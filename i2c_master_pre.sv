==> flow/design.v <==
`timescale 1ns/1ps
module I2C_Slave(
    input clk,
    input reset,
    input SCL,
    inout SDA,
    output [15:0] LED,
    output [7:0] slv_reg0,
    output [7:0] slv_reg1,
    output [7:0] slv_reg2,
    output [7:0] slv_reg3
);
    parameter IDLE=0, ADDR=1, ACK=2, READ=3, DATA=4, READ_ACK=5, READ_CNT=6, DATA_ACK = 7, DATA_NACK=8, STOP=9;
    reg [3:0] state, state_next;
    reg [7:0] temp_rx_data_reg, temp_rx_data_next;
    reg [7:0] temp_tx_data_reg, temp_tx_data_next;
    reg [7:0] temp_addr_reg, temp_addr_next;
    reg [3:0] bit_counter_reg, bit_counter_next;
    reg [1:0] slv_count_reg, slv_count_next;
    reg en;
    reg o_data;
    reg read_ack_reg, read_ack_next;
    reg sclk_sync0, sclk_sync1;
    wire sclk_rising, sclk_falling;
    reg sda_sync0, sda_sync1;
    wire sda_rising, sda_falling;
    reg [7:0] slv_reg0_reg, slv_reg0_next;
    reg [7:0] slv_reg1_reg, slv_reg1_next;
    reg [7:0] slv_reg2_reg, slv_reg2_next;
    reg [7:0] slv_reg3_reg, slv_reg3_next;
    reg [15:0] led_reg, led_next;
    assign SDA= en? o_data: 1'bz;
    assign LED=led_reg;
    assign slv_reg0 = slv_reg0_reg;
    assign slv_reg1 = slv_reg1_reg;
    assign slv_reg2 = slv_reg2_reg;
    assign slv_reg3 = slv_reg3_reg;
     always @(posedge clk or posedge reset) begin
         if(reset) begin
             state <= IDLE;
             sclk_sync0 <=1;
             sclk_sync1 <=1;
             sda_sync0 <=1;
             sda_sync1 <=1;
             temp_rx_data_reg <=0;
             temp_tx_data_reg <=0;
             bit_counter_reg <=0;
             temp_addr_reg <=0;
             led_reg <=0;
             read_ack_reg <=1'bz;
         end else begin
             state <= state_next;
             sclk_sync0 <= SCL;
             sclk_sync1 <= sclk_sync0;
             sda_sync0 <= SDA;
             sda_sync1  <= sda_sync0;
             temp_rx_data_reg <= temp_rx_data_next;
             temp_tx_data_reg <= temp_tx_data_next;
             bit_counter_reg <= bit_counter_next;
             temp_addr_reg <= temp_addr_next;
             led_reg <= led_next;
             read_ack_reg <= read_ack_next;
         end
     end
     always @(posedge clk or posedge reset) begin
        if(reset) begin
            slv_reg0_reg <=0;
            slv_reg1_reg <=0;
            slv_reg2_reg <=0;
            slv_reg3_reg <=0;
            slv_count_reg <=0;
        end else begin
            slv_reg0_reg <= slv_reg0_next;
            slv_reg1_reg <= slv_reg1_next;
            slv_reg2_reg <= slv_reg2_next;
            slv_reg3_reg <= slv_reg3_next;
            slv_count_reg <= slv_count_next;
        end
     end
    assign sclk_rising = sclk_sync0 & ~sclk_sync1;
    assign sclk_falling = ~sclk_sync0 & sclk_sync1;
    assign sda_rising = sda_sync0 & ~sda_sync1;
    assign sda_falling = ~sda_sync0 & sda_sync1;
    always @(*) begin
        state_next = state;
        en = 1'b0;
        o_data = 1'b0;
        temp_rx_data_next = temp_rx_data_reg;
        temp_tx_data_next = temp_tx_data_reg;
        bit_counter_next = bit_counter_reg;
        temp_addr_next = temp_addr_reg;
        read_ack_next=read_ack_reg;
        led_next = led_reg;
        slv_count_next = slv_count_reg;
        slv_reg0_next = slv_reg0_reg;
        slv_reg1_next = slv_reg1_reg;
        slv_reg2_next = slv_reg2_reg;
        slv_reg3_next = slv_reg3_reg;
        case (state)
            IDLE: begin
                led_next[15:8] = 8'b1000_0000;
                if(sclk_falling && ~SDA) begin
                    state_next = ADDR;
                    bit_counter_next = 0;
                    slv_count_next =0;
                end
            end
            ADDR: begin
                led_next[15:8] = 8'b0100_0000;
                if(sclk_rising) begin
                    temp_addr_next = {temp_addr_reg[6:0], SDA};
                end
                if(sclk_falling) begin
                    if (bit_counter_reg == 8-1) begin
                        bit_counter_next = 0;
                        state_next = ACK;
                    end else begin
                        bit_counter_next = bit_counter_reg + 1;
                    end
                end
            end
            ACK: begin
                led_next[15:8] = 8'b0010_0000;
                if (temp_addr_reg[7:1] == 7'b1010101) begin
                    en = 1'b1;
                    o_data =1'b0;
                    if(sclk_falling) begin
                        if(temp_addr_reg[0]) begin
                            state_next= READ;
                            temp_tx_data_next = slv_reg0_reg;
                        end else begin
                            state_next=DATA;
                        end
                    end
                end else begin
                    state_next= IDLE;
                end
            end
            READ: begin
                led_next[15:8] = 8'b001_0000;
                en=1'b1;
                o_data = temp_tx_data_reg[7];
                if(sclk_falling) begin
                    if (bit_counter_reg == 8-1) begin
                        bit_counter_next = 0;
                        state_next = READ_ACK;
                    end else begin
                        temp_tx_data_next = {temp_tx_data_reg[6:0], 1'b0};
                        bit_counter_next = bit_counter_reg + 1;
                    end
                end
            end
            READ_ACK: begin
                led_next[15:8] = 8'b000_1000;
                en=1'b0;
                if(sclk_rising) begin
                    read_ack_next= SDA;
                end
                if(sclk_falling) begin
                    if(read_ack_reg ==1'b1) begin
                        state_next = STOP;
                        read_ack_next= 1'bz;
                    end else if (read_ack_reg == 1'b0) begin
                        state_next= READ_CNT;
                        slv_count_next = slv_count_reg +1;
                        read_ack_next = 1'bz;
                    end
                end
                if(slv_count_reg == 3) begin
                    state_next = STOP;
                end
            end
            READ_CNT: begin
                led_next[15:8] = 8'b000_0100;
                state_next= READ;
                case(slv_count_reg)
                    2'd0: begin
                        temp_tx_data_next = slv_reg0_reg;
                    end
                    2'd1: begin
                        temp_tx_data_next = slv_reg1_reg;
                    end
                    2'd2: begin
                        temp_tx_data_next = slv_reg2_reg;
                    end
                    2'd3: begin
                        temp_tx_data_next = slv_reg3_reg;
                    end
                endcase
            end
            DATA: begin
                led_next[15:8] = 8'b000_0010;
                if(sclk_rising) begin
                    temp_rx_data_next = {temp_rx_data_reg[6:0], SDA};
                end
                if (sclk_falling) begin
                    if (bit_counter_reg == 8-1) begin
                        bit_counter_next = 0;
                        state_next = DATA_ACK;
                        slv_count_next= slv_count_reg + 1;
                        case(slv_count_reg)
                            2'd0: begin
                                slv_reg0_next = temp_rx_data_reg;
                            end
                            2'd1: begin
                                slv_reg1_next = temp_rx_data_reg;
                            end
                            2'd2: begin
                                slv_reg2_next = temp_rx_data_reg;
                            end
                            2'd3: begin
                                slv_reg3_next = temp_rx_data_reg;
                            end
                        endcase
                    end else begin
                        bit_counter_next = bit_counter_reg + 1;
                    end
                end
                if(SCL && sda_rising) begin
                    state_next = STOP;
                end
            end
            DATA_ACK: begin
                led_next[15:8] = 8'b000_0001;
                en=1'b1;
                o_data =1'b0;
                if(sclk_falling) begin
                    state_next= DATA;
                end
            end
            STOP: begin
                led_next[15:8] = 8'b000_1111;
                if(SDA && SCL) begin
                    state_next = IDLE;
                end
            end
        endcase
    end
endmodule
# --- From RTL to reports: I2C_Slave ---
# What the tools print for I2C_Slave, step after step.
# Line numbers count from 1 in the design file above.
# Operators: Yosys type, input widths -> output width; for muxes data width and select width s.
# Cell names lack the library's common part.
setup:
  design: "I2C_Slave"
  clock: "clk"
  library: "sky130hd"
  pvt_corner: "tt_025C_1v80"

# --- Word level ---
# Counts by Yosys on the flattened word-level netlist (proc, flatten, opt, wreduce; memories kept). Register bits leave out memories and registers merged into their read ports (data or address). Print and check cells are left out. Cells with the same type and inputs are merged into one.
op_classes:
  n_addsub: 2
  eq_ne: 33
  muxes: 45
  bitwise: 11
  reduce_and_logical: 27
op_table:
  columns: ["operator", "n"]
  rows:
  - ["$pmux 8 s9", 1]
  - ["$mux 4", 18]
  - ["$mux 8", 9]
  - ["$pmux 4 s9", 1]
  - ["$pmux 8 s4", 1]
  - ["$ne 2x2->1 const B", 15]
  - ["$pmux 8 s3", 1]
  - ["$eq 4x3->1 const B", 5]
  - ["$reduce_and 4->1", 4]
  - ["$reduce_or 3->1", 5]
  - ["$reduce_and 12->1", 1]
  - ["$ne 3x3->1 const B", 4]
  - ["$reduce_and 6->1", 2]
  - ["$mux 2", 5]
  - ["$reduce_bool 9->1", 1]
  - ["$not 1->1", 8]
  - ["$eq 4x2->1 const B", 2]
  - ["$pmux 4 s2", 1]
  - ["$eq 7x7->1 const B", 1]
  - ["$reduce_and 2->1", 3]
  - ["$reduce_bool 3->1", 2]
  - ["$pmux 2 s3", 1]
  - ["$mux 1", 5]
  - ["$eq 2x2->1 const B", 2]
  - ["$add 4x1->4 const B", 1]
  - ["$eq 4x1->1 const B", 1]
  - ["$eq 4x4->1 const B", 1]
  - ["$logic_not 4->1", 1]
# Not listed: further kinds 12, cells in them 16.
word_totals:
  regBits: 79
  inputBits: 3
  out_inout_bits: 49
  word_cells: 134

# --- Depth ---
# Yosys ltp: most cells in a row. Word level: on the elaborated netlist, between registers, memories and ports. Mapped: between sequential cells and ports; inverters and the memories' decode and read muxes count.
logic_depth:
  word_depth: 8
  ABC_AREA: 0
  depth_mapped: 7

# --- Mapped cells and area ---
# Yosys stat after the flow's synthesis: flattened, memories mapped to cells. It holds for the ABC_AREA given above (unset counts as 0); a run with the other value may have another netlist.
# The area totals of this step are shown rounded.
by_type:
  columns: ["type", "n"]
  rows:
  - ["dfrtp_1", 79]
  - ["mux2_2", 54]
  - ["o21ai_0", 28]
  - ["dfstp_2", 5]
  - ["ha_1", 8]
  - ["a222oi_1", 8]
  - ["nand2_1", 17]
  - ["buf_4", 8]
  - ["a21oi_1", 11]
  - ["inv_1", 14]
  - ["and2_1", 7]
  - ["clkbuf_1", 11]
  - ["nor3b_1", 5]
  - ["a211o_1", 4]
  - ["nand3_1", 7]
  - ["a2bb2oi_4", 1]
  - ["nor2_1", 7]
  - ["nand2_2", 4]
# Other cell types: 24; their cells: 35.
synth_totals:
  stdcells: 313
  yosys_area_mm2: 0.0038
  ffs: 84
  n_buf: 20

# --- Timing after synthesis ---
# OpenSTA on the mapped netlist: ideal clock, no wires. The path of least setup slack (recovery checks aside). Input and output delay are each 20% of the period. Register names are those of the netlist, which keeps one name where synthesis merged equal registers.
synth_timing:
  path_kind: "register to register"
  from: "register sclk_sync1"
  to: "register slv_reg2_reg[0]"
  tclk_ns: 2.06
  t_first_pin_ns: 0.000
  t_arrival_ns: 1.751
  required_ns: 1.935
  slack_ns: 0.185
  path_delay_ns: 1.876
  stages: 6
  period_less_setup_slack_ns: 1.875
# "path_delay_ns" = arrival - input delay + setup time.
# "stages" counts driving pins, that of a launching flip-flop among them; a cell with two outputs on the path counts twice.
# "period_less_setup_slack_ns" = period - worst setup slack (recovery checks aside). The figure is calculated, with input and output delays left at 20% of the set period.
# Between the ends stands the longest chain of elaborated cells between them, by number of cells; it is not shown to be the way that was timed. Of several equally long chains one is given.
# A line is the first line of the expression or statement that the cell stems from. Yosys adds cells for indexed reads and writes and turns some case tables into memories.
synth_via:
  cell_sequence: "dfstp_2 -> ha_1 -> nand4b_1 -> nor2_1 -> nand2_2 -> mux2_2"
  elab_chain_cells: 2
synth_rtl:
  columns: ["item", "line", "text"]
  rows:
  - ["start, declared", 23, "reg sclk_sync0, sclk_sync1;"]
  - ["start, assigned", 42, "sclk_sync1 <=1;"]
  - ["start, assigned", 54, "sclk_sync1 <= sclk_sync0;"]
  - ["$and 1x1->1", 81, "assign sclk_falling = ~sclk_sync0 & sclk_sync1;"]
  - ["$reduce_and 4->1", null, null]
  - ["end, assigned", 69, "slv_reg2_reg <=0;"]
  - ["end, assigned", 75, "slv_reg2_reg <= slv_reg2_next;"]
  - ["end, declared", 29, "reg [7:0] slv_reg2_reg, slv_reg2_next;"]

# --- Worst path after layout ---
# Path of least setup slack in the final report of stored run 2 (OpenROAD, finished layout, wires in). Where an end is a register, its clock arrival counts in the times.
layout_timing:
  path_kind: "register to register"
  from: "register sclk_sync1"
  to: "register slv_reg1_reg[0]"
  tclk_ns: 2.26
  t_first_pin_ns: 0.35
  t_arrival_ns: 2.39
  required_ns: 2.51
  slack_ns: 0.12
  stages: 6
# Between the ends stands the longest chain of elaborated cells between them, by number of cells; it is not shown to be the way that was timed. Of several equally long chains one is given.
layout_via:
  cell_sequence: "dfstp_2 -> ha_1 -> nand4b_1 -> nor2_1 -> nand2_2 -> mux2_2"
  elab_chain_cells: 2
layout_rtl:
  columns: ["item", "line", "text"]
  rows:
  - ["start, declared", 23, "reg sclk_sync0, sclk_sync1;"]
  - ["start, assigned", 42, "sclk_sync1 <=1;"]
  - ["start, assigned", 54, "sclk_sync1 <= sclk_sync0;"]
  - ["$and 1x1->1", 81, "assign sclk_falling = ~sclk_sync0 & sclk_sync1;"]
  - ["$reduce_and 4->1", null, null]
  - ["end, assigned", 68, "slv_reg1_reg <=0;"]
  - ["end, assigned", 74, "slv_reg1_reg <= slv_reg1_next;"]
  - ["end, declared", 28, "reg [7:0] slv_reg1_reg, slv_reg1_next;"]

# Module I2C_Slave, platform sky130hd: 2 stored runs of the flow (Yosys, OpenROAD) with differing settings, in no particular order. Input and output delays are each 20% of the period that was set; the output load is 0.01 pF.
# "timing.achieved_period_ns" means the clock period less the worst setup slack. The figure is calculated, with input and output delays left at 20% of the set period.
# By "worst_path_time_ns" is meant the share of the clock period that the worst setup path is allowed (20% is reserved at inputs, 20% at outputs), minus its slack. Clock arrival times at its registers enter into it.
# "power_total_uw" is the tool's figure for a default switching activity; nothing was simulated.
# The measured numbers are rounded.
runs:
  - name: "stored run 1"
    settings:
      period_ns: 1.29
      CORE_UTILIZATION: 62
      PLACE_DENSITY: 0.41
      CORE_MARGIN: 2
      CELL_PAD_IN_SITES_DETAIL_PLACEMENT: 2
      ABC_AREA: 0
      CTS_CLUSTER_SIZE: 21
      CTS_CLUSTER_DIAMETER: 115
      SLEW_MARGIN: 0
      MAX_ROUTING_LAYER: "met5"
      CAP_MARGIN: 20
    outcome: "unfinished; error DPL-0033 in placement"
  - name: "stored run 2"
    settings:
      period_ns: 2.26
      CAP_MARGIN: 20
      CORE_MARGIN: 2
      CORE_UTILIZATION: 40
      SLEW_MARGIN: 20
    results:
      timing.setup.tns_ns: 0.000
      power_total_uw: 3300
      worst_path_time_ns: 2.14
      path_kind: "register to register"
      worstSetupSlack_ns: 0.12
      timing.achieved_period_ns: 2.145
      layout_stdcell_area_mm2: 0.0046
      yosys.chip_area_mm2: 0.0038
      design_die_area_mm2: 0.01
      worst_hold_slack_ns: 0.085
      utilization_pct: 50
